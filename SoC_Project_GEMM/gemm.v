==> flow/design.v <==
`timescale 1ns / 1ps
module gemm(A,B,C,D,Cout,clk);
    input [31:0] A;
    input [31:0] B;
    input [31:0] C;
    input [31:0] D;  
    output [31:0] Cout;
    integer alpha = 2;
    integer beta = 1;
    input clk;
    reg [31:0] Cout;
    reg [7:0] A1 [0:1][0:1];
    reg [7:0] B1 [0:1][0:1];
    reg [7:0] C1 [0:1][0:1];
    reg [7:0] D1 [0:1][0:1];
    reg [7:0] Cout1 [0:1][0:1]; 
    integer i,j,k;
    always@ (posedge clk)
    begin
        {A1[0][0],A1[0][1],A1[1][0],A1[1][1]} = A;
        {B1[0][0],B1[0][1],B1[1][0],B1[1][1]} = B;
        {C1[0][0],C1[0][1],C1[1][0],C1[1][1]} = C;
        {D1[0][0],D1[0][1],D1[1][0],D1[1][1]} = D;
        i = 0;
        j = 0;
        k = 0;
        {Cout1[0][0],Cout1[0][1],Cout1[1][0],Cout1[1][1]} = 32'd0;  
        for(i=0;i < 2;i=i+1)
            for(j=0;j < 2;j=j+1)
                for(k=0;k < 2;k=k+1)
                    Cout1[i][j] = Cout1[i][j] + ((A1[i][k] * B1[k][j] * alpha)+ (C1[i][k] * D1[k][j] * beta)); 
        Cout = {Cout1[0][0],Cout1[0][1],Cout1[1][0],Cout1[1][1]};            
    end 
endmodule
# From RTL to reports: gemm
# What the tools print for gemm, step after step.
# Lines are those of the file above, counted from 1.
# Operators: Yosys type, input widths -> output width; for muxes data width and select width s.
# Library cell names are shortened.
# A cell with - has no value.
# inputs
top_module,gemm
clock_port,clk
cell_library,sky130hd
corner,tt_025C_1v80

# Word-level counts
# Yosys after proc, flatten, opt, wreduce and memory -nomap, before mapping. Enables and synchronous resets that opt folds into registers are not counted as muxes. Print and check cells are not counted. Equal cells are merged and count once.
# bits
reg_bits,32
in_bits,129
wordCells,29
output_inout_bits,32
# op_classes
add_sub_neg,12
mul,16
# op_table
operator,count
$mul 8x8->7,8
$mul 8x8->8,8
$add 8x8->8,12

# Longest topological paths
# Longest topological path by Yosys (ltp), each cell counted once; first at word level (registers and memories cut), then after technology mapping (sequential cells cut; the memories' decode and read muxes count).
# depth
depth_word,3
abc_area,0
mapped_depth,24
ltp_nobuf,23

# After synthesis
# Yosys stat after the flow's synthesis: flattened, memories mapped to cells. It holds for the ABC_AREA given above (unset counts as 0); a run with the other value may have another netlist.
# mapped
cells,1580
buf_cells,51
sequential_area_mm2,0.0006406
synth_area_mm2,0.0145902
flip_flops,32
# by_type
cell,count,type_area_um2
fa_1,220,4.4E+03
ha_1,248,3.1E+03
and2_1,317,1.98E+03
xnor2_1,178,1.56E+03
inv_1,209,784.502
nand2_1,188,705.677
dfxtp_1,32,640.614
xor2_1,56,490.47
xnor3_1,12,270.259
clkbuf_1,42,157.651
a21o_1,20,150.144
a21oi_1,28,140.134
xnor2_2,2,32.531
and2_2,4,30.029
nor2_1,8,30.029
o21bai_1,4,30.029
buf_2,5,25.024
buf_6,2,22.522
# Not listed: further types 3, cells in them 5.

# Path before layout
# Path of least setup slack by OpenSTA after synthesis, without wires, with an ideal clock, recovery checks aside; 20% of the period is set as input and as output delay. Where synthesis merged equal registers, the netlist keeps one of their names.
# synth_timing
path_type,input port to flip-flop
from,input B[17]
to,register Cout[23]
n_path_buf,1
tclk_ns,7.77
path_stages,24
arrival_time_ns,7.833
launch_ns,1.554
setup_time_ns,0.130
slack_ns,-0.192
required_time_ns,7.640
path_delay_ns,6.409
input_delay_ns,1.554
synth_period_reached_ns,7.962
# "path_delay_ns" = arrival - input delay + setup time.
# "path_stages" counts driving pins, that of a launching flip-flop among them; a cell with two outputs on the path counts twice.
# "synth_period_reached_ns" is the clock period less the worst setup slack; recovery checks do not enter. This is arithmetic on one report: input and output delays are still those of the set period (20% each).
# Between the ends stands the longest chain of elaborated cells between them, by number of cells; it is not shown to be the way that was timed. Of several equally long chains one is given.
# A line is the first line of the expression or statement that the cell stems from. Yosys adds cells for indexed reads and writes and turns some case tables into memories.
# synth_between
cell_sequence,clkbuf_1 nand2_1 fa_1 inv_1 ha_1 inv_1 fa_1 fa_1 inv_1 ha_1 xor2_1 fa_1 inv_1 fa_1 fa_1 inv_1 fa_1 fa_1 xor2_1 xnor2_1 xnor2_1 xnor2_1 xnor3_1 xnor3_1
elab_chain_len,3
cells_between,3
cone_lines,1
cone_classes,add/sub: 2; mul: 1
# synth_lines
element,line,text
"start, declared",4,input [31:0] B;
$mul 8x8->7,31,Cout1[i][j] = Cout1[i][j] + ((A1[i][k] * B1[k][j] * alpha)+ (C1[i][k] * D1[k][j] * beta));
$add 8x8->8 (2 in a row),31,
"end, assigned",32,"Cout = {Cout1[0][0],Cout1[0][1],Cout1[1][0],Cout1[1][1]};"
"end, declared",7,output [31:0] Cout;

# Worst path after layout
# Path of least setup slack in the final report of record 1 (OpenROAD, finished layout, wires in). Where an end is a register, its clock arrival counts in the times.
# layout_timing
path_type,input port to flip-flop
from,input A[9]
to,register Cout[15]
setup_time_ns,0.11
launch_ns,1.68
path_stages,23
n_path_buf,2
required_time_ns,8.60
input_delay_ns,1.68
tclk_ns,8.4
arrival_time_ns,8.41
slack_ns,0.20
# Between the ends stands the longest chain of elaborated cells between them, by number of cells; it is not shown to be the way that was timed. Of several equally long chains one is given.
# layout_between
cell_sequence,clkdlybuf4s50_1 and2_1 fa_1 ha_1 ha_1 fa_1 ha_4 xor2_2 fa_1 inv_1 fa_1 inv_1 fa_1 fa_1 fa_1 inv_1 ha_4 inv_1 o21bai_1 a21oi_2 buf_4 xnor3_2 xnor3_1
elab_chain_len,3
cells_between,3
cone_lines,1
cone_classes,add/sub: 2; mul: 1
# layout_lines
element,line,text
"start, declared",3,input [31:0] A;
$mul 8x8->7,31,Cout1[i][j] = Cout1[i][j] + ((A1[i][k] * B1[k][j] * alpha)+ (C1[i][k] * D1[k][j] * beta));
$add 8x8->8 (2 in a row),31,
"end, assigned",32,"Cout = {Cout1[0][0],Cout1[0][1],Cout1[1][0],Cout1[1][1]};"
"end, declared",7,output [31:0] Cout;

# Measured results for gemm: 2 stored runs of the Yosys and OpenROAD flow on sky130hd. The settings differ; the order carries no meaning. The constraints put input and output delay at 20% of the set period each and load the outputs with 0.01 pF.
# "worstPathTime_ns" = time allowed to the worst setup path (clock period - input delay - output delay, where it has them) - its slack; a late launch clock adds to it, a late capture clock takes from it.
# "power.total_mw" is the tool's figure for a default switching activity; nothing was simulated.
# Settings: -- = not set for that run.
run name,period_ns,CORE_UTILIZATION,PLACE_DENSITY_LB_ADDON,CTS_CLUSTER_SIZE,CTS_CLUSTER_DIAMETER,CAP_MARGIN,MAX_ROUTING_LAYER,CORE_MARGIN,SLEW_MARGIN,HOLD_SLACK_MARGIN,CELL_PAD_IN_SITES_DETAIL_PLACEMENT,ABC_AREA,GPL_ROUTABILITY_DRIVEN,MIN_ROUTING_LAYER,post_synth_area_mm2,setup_ws_ns,power.total_mw,worstPathTime_ns,critical_path_kind,design.die.area_mm2,timing.setup.tns_ns,final_util_pct,finish.stdcell_area_mm2
record 1,8.4,32,0.06,31,358,20,met5,2,20,--,--,--,--,--,0.0145902,0.198,7.184,6.52,input port to flip-flop,0.0473193,0.000,41.0,0.018529
record 2,7.34,65,0.19,--,--,20,--,8,25,-0.01,0,0,0,met2,0.0145902,-0.435,8.826,6.31,input port to flip-flop,0.0274963,-0.918,82.2,0.0183889
